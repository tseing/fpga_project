==> flow/design.v <==
module da_wave_send(
    input               clk,
    input               rst_n,
    input       [9:0]   rd_data,
    output  reg [9:0]   rd_addr,
    output              da_clk,
    output      [9:0]   da_data
);
assign da_clk = ~clk;
assign da_data = rd_data;
always @(posedge clk or negedge rst_n) begin
    if(rst_n==1'b0)
        rd_addr <= 10'd0;
    else
        rd_addr <= rd_addr + 10'd10;
end
endmodule
### From RTL to reports: da_wave_send

The steps from the RTL of da_wave_send to its reports follow in flow order.
Lines are those of the file above, counted from 1.
Operators carry their Yosys type and port widths (W data, S select, Z words).
Library cell names are shortened.
The mark -- stands for no value.

| inputs | value |
|---|---|
| top | da_wave_send |
| clock | clk |
| standard-cell library | sky130hd |
| timing corner | tt_025C_1v80 |

### After elaboration

Counts by Yosys on the flattened word-level netlist (proc, flatten, opt, wreduce; memories kept). Register bits leave out memories and registers merged into their read ports (data or address); mux counts leave out enables and synchronous resets folded into registers. Print and check cells are left out. Cells with the same type and inputs are merged into one.

| cells by class | value |
|---|---|
| bitwise logic cells | 1 |
| add/subtract/negate cells | 1 |

Operators by type and width:

| cell | count |
|---|---|
| $add A10 B4 Y10 const B | 1 |
| $not A1 Y1 | 1 |

| bit counts | value |
|---|---|
| output and inout port bits | 21 |
| elaborated cells | 3 |
| flip-flop bits (word level) | 10 |
| input bits | 12 |

### Longest topological paths

Depth = most cells in a row (Yosys ltp): at word level without a register or memory, in the mapped netlist without a sequential cell, where the memories' decode and read muxes count.

| depth | value |
|---|---|
| word-level depth | 1 |
| ABC_AREA | 0 |
| gate-level depth with buffers | 4 |
| depth with buffers taken out | 4 |

### Mapped cells and area

Source: synth_stat.txt of the flow (Yosys; design flattened, memories mapped). It holds for the ABC_AREA given above (unset counts as 0); a run with the other value may have another netlist.

Cells by type:

| cell type | count |
|---|---|
| dfrtp_1 | 9 |
| buf_4 | 11 |
| xnor2_1 | 4 |
| xor2_1 | 3 |
| ha_1 | 1 |
| nor2_1 | 3 |
| o21ai_0 | 2 |
| a21oi_2 | 1 |
| o2111ai_1 | 1 |
| inv_1 | 2 |
| nand4_1 | 1 |
| conb_1 | 1 |
| nand2_1 | 1 |

| mapped netlist | value |
|---|---|
| flip-flop cells | 9 |
| cell count | 40 |
| cell area after synthesis | 441.7 µm² |

Below are 2 stored runs of the flow (Yosys, OpenROAD; platform sky130hd) on da_wave_send, each with its settings, unordered. Constraints: input delay and output delay 20% of the set period each, output load 0.01 pF.
Among the settings, - means not set for that run.

| setting or result | flow run A | flow run B |
|---|---|---|
| period_ns | 1.93 | 1.91 |
| CORE_UTILIZATION | 68 | 54 |
| PLACE_DENSITY_LB_ADDON | 0.29 | 0.11 |
| CORE_MARGIN | 9 | 9 |
| CELL_PAD_IN_SITES_GLOBAL_PLACEMENT | 2 | - |
| CELL_PAD_IN_SITES_DETAIL_PLACEMENT | 1 | 1 |
| GPL_TIMING_DRIVEN | 1 | 0 |
| CTS_CLUSTER_DIAMETER | 34 | 33 |
| CAP_MARGIN | 35 | 10 |
| MAX_ROUTING_LAYER | met4 | - |
| SLEW_MARGIN | 20 | 0 |
| SETUP_SLACK_MARGIN | - | 0.37 |

Flow run A: not finished: floorplanning ended with error PDN-0185
Flow run B: not finished: floorplanning ended with error PDN-0185
