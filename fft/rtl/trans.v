==> flow/design.v <==
module trans(
    input               clk,
    input               rst_n,
    input       [9:0]   data_o,
    input       [10:0]  data_qsub,
    output      [11:0]  data
);
reg [10:0]  data_mult;
reg [11:0]  data_q;
assign data = data_q;
always @(posedge clk or negedge rst_n) begin
    if(!rst_n) begin
        data_mult <= 11'd0;
        data_q <= 12'd0;
    end
    else begin
        data_mult <= {data_o[9:0], 1'b0};
        data_q <= (data_qsub[10]==1'b0) ? {1'b0, data_mult} : {1'b1, ~data_mult+1'b1};
    end
end
endmodule
## Reports on trans

Tool output for the design above, in the order of the flow.
Line numbers count from 1 in the design file above.
Operators carry their Yosys type and port widths (W data, S select, Z words).
Cell names lack the library's common part.
Not given: -

| design | value |
|---|---|
| design top | trans |
| clock port | clk |
| library | sky130hd |
| library corner | tt_025C_1v80 |

## After elaboration

Counts by Yosys on the flattened word-level netlist (proc, flatten, opt, wreduce; memories kept). Register bits leave out memories and registers merged into their read ports (data or address); mux counts leave out enables and synchronous resets folded into registers. Print and check cells are left out. Cells with the same type and inputs are merged into one.

| operators by class | value |
|---|---|
| bitwise logic cells | 1 |
| add/sub/neg operators | 1 |
| multiplexer cells | 1 |

Operators by type and width:

| operator | number |
|---|---|
| $mux W12 | 1 |
| $add A11 B1 Y11 const B | 1 |
| $not A11 Y11 | 1 |

| storage and ports | value |
|---|---|
| output and inout port bits | 12 |
| input port bits | 23 |
| cells after elaboration | 5 |
| flip-flop bits (word level) | 22 |

## Longest topological paths

Longest topological path by Yosys (ltp), each cell counted once; first at word level (registers and memories cut), then after technology mapping (sequential cells cut; the memories' decode and read muxes count).

| logic depth | value |
|---|---|
| word-level depth | 3 |
| ABC_AREA | 0 |
| gate-level depth with buffers | 4 |

## Netlist

The flow's flattened synthesis, as Yosys stat reports it; memories are mapped. The netlist is that of the ABC_AREA named above (0 if unset); the other value can give another one.
The area totals of this step are shown rounded.

Cell types:

| cell type | number | area in all (µm²) |
|---|---|---|
| dfrtp_1 | 21 | 525.504 |
| xnor2_1 | 4 | 35.034 |
| xor2_1 | 4 | 35.034 |
| a31oi_1 | 2 | 12.512 |
| ha_1 | 1 | 12.512 |
| inv_1 | 3 | 11.261 |
| a21oi_1 | 2 | 10.01 |
| nor3_1 | 2 | 10.01 |
| a21o_2 | 1 | 8.758 |
| o21ai_2 | 1 | 8.758 |
| buf_4 | 1 | 7.507 |
| nor2_1 | 2 | 7.507 |
| o31ai_1 | 1 | 7.507 |
| or4_1 | 1 | 7.507 |
| nand2b_1 | 1 | 6.256 |
| nor4_1 | 1 | 6.256 |
| o21ai_0 | 1 | 5.005 |
| conb_1 | 1 | 3.754 |
| nand2_1 | 1 | 3.754 |

| mapped netlist | value |
|---|---|
| mapped area | 724 µm² |
| sequential part of the area | 526 µm² |
| flip-flops | 21 |
| mapped cells | 51 |

## Timing after synthesis

OpenSTA on the mapped netlist: ideal clock, no wires. The path of least setup slack (recovery checks aside). Input and output delay are each 20% of the period. Register names are those of the netlist, which keeps one name where synthesis merged equal registers.

| timing path post-synthesis | value |
|---|---|
| path type | reg2reg |
| start point | reg data_mult[4] |
| end point | reg data_q[9] |
| library setup time | 0.129 ns |
| required time | 1.301 ns |
| data arrival time | 1.164 ns |
| path delay | 1.293 ns |
| clock period | 1.43 ns |
| time at the first pin | 0.000 ns |
| stages on the path | 4 |
| path slack | 0.137 ns |
| period reached after synthesis | 1.293 ns |

"path delay" is the arrival time less input delay plus setup time.
"stages on the path" counts driving pins, that of a launching flip-flop among them; a cell with two outputs on the path counts twice.
"period reached after synthesis" is the clock period less the worst setup slack; recovery checks do not enter. This is arithmetic on one report: input and output delays are still those of the set period (20% each).
The rows between start and end are the longest chain of elaborated cells between them; the timing report does not say that the signal goes this way. Where chains are equally long, one stands for them.
Each line given opens the expression or statement behind the cell; cells for indexed reads and writes are added by Yosys, which also makes memories of some case tables.

| on the way, post-synthesis | value |
|---|---|
| cells stage by stage | dfrtp_1 -> nor4_1 -> a31oi_1 -> xor2_1 |
| length of the longest elaborated chain | 3 |
| elaborated cells between the ends (all ways) | 3 |
| RTL lines with such cells | 1 |

RTL lines, path post-synthesis:

| element | RTL line | source |
|---|---|---|
| from (decl) | 8 | `reg [10:0]  data_mult;` |
| from (assign) | 13 | `data_mult <= 11'd0;` |
| from (assign) | 17 | `data_mult <= {data_o[9:0], 1'b0};` |
| $not A11 Y11 | 18 | `data_q <= (data_qsub[10]==1'b0) ? {1'b0, data_mult} : {1'b1, ~data_mult+1'b1};` |
| $add A11 B1 Y11 | 18 |  |
| $mux W12 | 18 |  |
| to (assign) | 14 | `data_q <= 12'd0;` |
| to (assign) | 18 |  |
| to (decl) | 9 | `reg [11:0]  data_q;` |

## Timing after layout

Path of least setup slack in the final report of run 1 (OpenROAD, finished layout, wires in). Where an end is a register, its clock arrival counts in the times.

| timing path post-layout | value |
|---|---|
| path type | reg2reg |
| start point | reg data_mult[4] |
| end point | reg data_q[6] |
| time at the first pin | 0.29 ns |
| path slack | 0.06 ns |
| clock period | 1.36 ns |
| data arrival time | 1.52 ns |
| stages on the path | 4 |
| library setup time | 0.07 ns |
| required time | 1.58 ns |

The rows between start and end are the longest chain of elaborated cells between them; the timing report does not say that the signal goes this way. Where chains are equally long, one stands for them.

| on the way, post-layout | value |
|---|---|
| cells stage by stage | dfrtp_1 -> or4_1 -> o21ai_2 -> xnor2_1 |
| length of the longest elaborated chain | 3 |
| elaborated cells between the ends (all ways) | 3 |
| RTL lines with such cells | 1 |

RTL lines, path post-layout:

| element | RTL line | source |
|---|---|---|
| from (decl) | 8 | `reg [10:0]  data_mult;` |
| from (assign) | 13 | `data_mult <= 11'd0;` |
| from (assign) | 17 | `data_mult <= {data_o[9:0], 1'b0};` |
| $not A11 Y11 | 18 | `data_q <= (data_qsub[10]==1'b0) ? {1'b0, data_mult} : {1'b1, ~data_mult+1'b1};` |
| $add A11 B1 Y11 | 18 |  |
| $mux W12 | 18 |  |
| to (assign) | 14 | `data_q <= 12'd0;` |
| to (assign) | 18 |  |
| to (decl) | 9 | `reg [11:0]  data_q;` |

# Flow runs of trans

Measured results for trans: 2 stored runs of the Yosys and OpenROAD flow on sky130hd. The settings differ; the order carries no meaning. The constraints put input and output delay at 20% of the set period each and load the outputs with 0.01 pF.
"achieved clock period": clock period set for the run, less the worst setup slack. It is reckoned from that one timing run; input and output delays stay at 20% of the period that was set.
"time used up by the worst setup path" is the time allowed to the run's worst setup path (the clock period less input and output delay, where it has them) less its slack. Clock arrival times count: a late capture clock shortens it, a late launch clock lengthens it.
Values from the reports are rounded here.

#### Run 1

| setting | value |
|---|---|
| period_ns | `1.36` |
| CORE_UTILIZATION | `35` |
| CAP_MARGIN | `20` |
| CORE_MARGIN | `2` |
| SLEW_MARGIN | `20` |

| result | value |
|---|---|
| synthesis area | 724 µm² |
| total die area | 2450 µm² |
| area of the standard cells in the finished layout | 1020 µm² |
| utilization in the final report | 0.522 |
| lowest setup slack | 0.064 ns |
| setup total negative slack | 0.000 ns |
| achieved clock period | 1.296 ns |
| time used up by the worst setup path | 1.30 ns |
| worst setup path kind | reg2reg |

#### Run 2

| setting | value |
|---|---|
| period_ns | `0.856` |
| CORE_UTILIZATION | `43` |
| SETUP_SLACK_MARGIN | `0.13` |
| PLACE_DENSITY | `0.92` |
| ABC_AREA | `0` |
| CAP_MARGIN | `20` |
| CORE_MARGIN | `2` |
| SLEW_MARGIN | `20` |

| result | value |
|---|---|
| synthesis area | 724 µm² |
| total die area | 2030 µm² |
| area of the standard cells in the finished layout | 1210 µm² |
| utilization in the final report | 0.783 |
| lowest setup slack | -0.442 ns |
| setup total negative slack | -4.63 ns |
| achieved clock period | 1.298 ns |
| time used up by the worst setup path | 1.30 ns |
| worst setup path kind | reg2reg |
